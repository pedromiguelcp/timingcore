==> flow/design.v <==
`timescale 1ns / 1ps
module fixed_mul #(
    parameter Q = 16,
    parameter N = 32
)(
    input           clk_i,
    input           nrst_i,
    input           valid_i,
    input   [N-1:0]	opA_i,
    input   [N-1:0]	opB_i,
    output          ready_o,
    output  [N-1:0]	result_o
);
reg [2*N-1:0]	result_r;
reg             ready_r;
assign result_o     = {(opA_i[N-1] ^ opB_i[N-1]), result_r[N-2+Q : Q]};
assign ready_o      = ready_r;
always @(posedge clk_i or negedge nrst_i) begin
    if(~nrst_i) begin
        result_r    <= 0;
        ready_r     <= 1'b0;
    end
    else begin
        if(valid_i)begin
            result_r    <= opA_i[N-2:0] * opB_i[N-2:0];
            ready_r     <= 1'b1;
        end
        else begin
            ready_r     <= 1'b0;
        end
    end
end
endmodule
From RTL to reports: fixed_mul
Tool output for the design above, in the order of the flow.
Line numbers count from 1 in the design file above.
Operators carry their Yosys type and port widths (W data, S select, Z words).
Library cell names are shortened.
Not given: -
- top module: fixed_mul
- clock port: clk_i
- library: sky130hd
- library corner: tt_025C_1v80

Word-level counts
Yosys after proc, flatten, opt, wreduce and memory -nomap, before mapping. Enables and synchronous resets that opt folds into registers are not counted as muxes. Memory bits, and registers merged into a memory's read port (data or address), are not among the register bits. Print and check cells are not counted. Equal cells are merged and count once.
- bits in registers: 48
- noted input bits: 67
- output and inout port bits: 33
- noted word-level cells: 5
- noted multipliers: 1
- muxes and demuxes: 1
- bitwise gates (word level) at 1
- operator list (cell ; number):
    $mul A31 B31 Y47 ; 1
    $xor A1 B1 Y1 ; 1
    $mux W1 ; 1

Logic depth
Depth = most cells in a row (Yosys ltp): at word level without a register or memory, in the mapped netlist without a sequential cell, where the memories' decode and read muxes count.
- word-level depth: 1
- ABC_AREA at 1
- noted gate-level depth with buffers: 33
- mapped depth without buffers: 31

After synthesis
The flow's flattened synthesis, as Yosys stat reports it; memories are mapped. The netlist is that of the ABC_AREA named above (0 if unset); the other value can give another one.
- mapped cells: 3807
- chip area (Yosys) at 28976.5 sq um
- noted area of sequential cells: 800.8 sq um
- noted flip-flop cells: 32
- buffer cells: 176
- cell types (cell ; number ; area in all (sq um)):
    fa_1 ; 734 ; 1.47E+04
    inv_1 ; 1244 ; 4.67E+03
    nand2_1 ; 1109 ; 4.16E+03
    ha_1 ; 169 ; 2.11E+03
    dfrtp_1 ; 32 ; 800.768
    clkbuf_1 ; 145 ; 544.272
    nand3_1 ; 69 ; 345.331
    nor2_1 ; 78 ; 292.781
    a21oi_1 ; 49 ; 245.235
    xnor2_1 ; 16 ; 140.134
    o21ai_0 ; 27 ; 135.13
    a31oi_1 ; 14 ; 87.584
    o21bai_1 ; 9 ; 67.565
    o21ai_1 ; 13 ; 65.062
    buf_1 ; 17 ; 63.811
    xor2_1 ; 7 ; 61.309
    buf_2 ; 10 ; 50.048
    a21o_1 ; 6 ; 45.043
Not listed: further types 19, cells in them 59.

Path before layout
OpenSTA on the mapped netlist: ideal clock, no wires. The path of least setup slack (recovery checks aside). Input and output delay are each 20% of the period. Register names are those of the netlist, which keeps one name where synthesis merged equal registers.
- path kind: input-to-reg
- start point: input opA_i[27]
- end point: register result_r[41]
- noted period: 8.41 ns
- external input delay: 1.682 ns
- library setup time at 0.118 ns
- noted time at the first pin: 1.682 ns
- data arrival time at 7.833 ns
- required time at 8.292 ns
- noted path slack: 0.459 ns
- delay of the path: 6.269 ns
- driving pins on the path at 27
- buffers on the path at 2
- period reached after synthesis at 7.951 ns
"delay of the path" is the arrival time less input delay plus setup time.
"driving pins on the path" counts driving pins, that of a launching flip-flop among them; a cell with two outputs on the path counts twice.
"period reached after synthesis" = period - worst setup slack (recovery checks aside). The figure is calculated, with input and output delays left at 20% of the set period.
Between the ends stands the longest chain of elaborated cells between them, by number of cells; it is not shown to be the way that was timed. Of several equally long chains one is given.
Each line given opens the expression or statement behind the cell; cells for indexed reads and writes are added by Yosys, which also makes memories of some case tables.
- cells stage by stage: clkbuf_1 -> clkbuf_1 -> nand2_1 -> fa_1 -> inv_1 -> fa_1 -> inv_1 -> fa_1 -> inv_1 -> fa_1 -> inv_1 -> fa_1 -> fa_1 -> fa_1 -> fa_1 -> inv_1 -> ha_1 -> a21oi_1 -> nor2_1 -> nor2_1 -> inv_1 -> a21oi_1 -> nand2_1 -> nand3b_1 -> or2_1 -> nand3_1 -> nand2_1
- noted length of the longest elaborated chain: 1
- elaborated cells on any way between the ends: 1
- source lines of those cells: 1
- classes of those cells: mul: 1
- ends and longest elaborated chain, post-synthesis (what ; line ; text):
    start, declared ; 9 ; input [N-1:0] opA_i,
    $mul A31 B31 Y47 ; 25 ; result_r    <= opA_i[N-2:0] * opB_i[N-2:0];
    end, assigned ; 20 ; result_r    <= 0;
    end, assigned ; 25 ;

Path in the finished layout
From the final timing report of record 1: the path of least setup slack in the routed layout; clock arrival at registers is part of the times.
- path kind: input-to-reg
- start point: input opA_i[5]
- end point: register result_r[37]
- noted period: 9.05 ns
- external input delay: 1.81 ns
- library setup time at 0.11 ns
- noted time at the first pin: 1.81 ns
- data arrival time at 8.76 ns
- required time at 9.21 ns
- noted path slack: 0.46 ns
- driving pins on the path at 28
- buffers on the path at 2
Between the ends stands the longest chain of elaborated cells between them, by number of cells; it is not shown to be the way that was timed. Of several equally long chains one is given.
- cells stage by stage: clkdlybuf4s50_1 -> buf_4 -> nand2_1 -> inv_1 -> fa_1 -> fa_1 -> inv_1 -> fa_1 -> fa_1 -> inv_1 -> fa_1 -> fa_1 -> fa_1 -> fa_1 -> ha_1 -> inv_1 -> o21bai_1 -> nand2_1 -> nand2_1 -> inv_2 -> o21ai_0 -> nor2_1 -> o21ai_2 -> nand2_1 -> nand2_1 -> nand2_1 -> nand3_1 -> nand2_1
- noted length of the longest elaborated chain: 1
- elaborated cells on any way between the ends: 1
- source lines of those cells: 1
- classes of those cells: mul: 1
- ends and longest elaborated chain, after layout (what ; line ; text):
    start, declared ; 9 ; input [N-1:0] opA_i,
    $mul A31 B31 Y47 ; 25 ; result_r    <= opA_i[N-2:0] * opB_i[N-2:0];
    end, assigned ; 20 ; result_r    <= 0;
    end, assigned ; 25 ;

Lab notebook: fixed_mul

Stored flow runs of fixed_mul (2 of them; Yosys, OpenROAD, sky130hd). They differ in their settings and are not a sequence. Constraints: input delay and output delay 20% of the set period each, output load 0.01 pF.
By "period achieved" is meant the clock period of the run minus its worst setup slack. This is arithmetic on one report: input and output delays are still those of the set period (20% each).
"time of the worst setup path" means the part of the period allowed to the worst setup path (the constraints hold back 20% at inputs and 20% at outputs) less its slack; where the path has registers, the arrival times of their clocks count too.

Record 1
Settings were period_ns = 9.05; CORE_UTILIZATION = 64; SETUP_SLACK_MARGIN = 0.04; PLACE_DENSITY_LB_ADDON = 0.22; CORE_ASPECT_RATIO = 1.28; CORE_MARGIN = 2; TNS_END_PERCENT = 75; ABC_AREA = 1; GPL_TIMING_DRIVEN = 1; GPL_ROUTABILITY_DRIVEN = 1; CAP_MARGIN = 15; SLEW_MARGIN = 25
- standard-cell area of the final layout at 31296.3 sq um
- setup slack of the worst path at 0.455 ns
- period achieved: 8.595 ns
- full die area at 47007.5 sq um
- noted the chip area in the Yosys report: 28976.5 sq um
- noted the post-layout utilization: 69.7%
- final setup TNS: 0.000 ns
- noted the worst hold slack in the final report: 0.492 ns
- noted the time of the worst setup path: 6.78 ns
- critical path kind: input-to-reg

Record 2
Settings were period_ns = 15.9; CORE_UTILIZATION = 44; SETUP_SLACK_MARGIN = 3.54; PLACE_DENSITY_LB_ADDON = 0.13; CORE_ASPECT_RATIO = 1.27; CORE_MARGIN = 2; TNS_END_PERCENT = 90; ABC_AREA = 0; GPL_ROUTABILITY_DRIVEN = 1; CTS_CLUSTER_DIAMETER = 323; CAP_MARGIN = 25; SLEW_MARGIN = 20; MIN_ROUTING_LAYER = met2
- noted the chip area in the Yosys report: 26974.6 sq um
- noted the post-layout utilization: 47.7%
- noted the time of the worst setup path: 8.53 ns
- critical path kind: input-to-reg
- full die area at 63316.6 sq um
- standard-cell area of the final layout at 28974.0 sq um
- setup slack of the worst path at 4.187 ns
- final setup TNS: 0.000 ns
- period achieved: 11.713 ns
- noted the worst hold slack in the final report: 0.496 ns
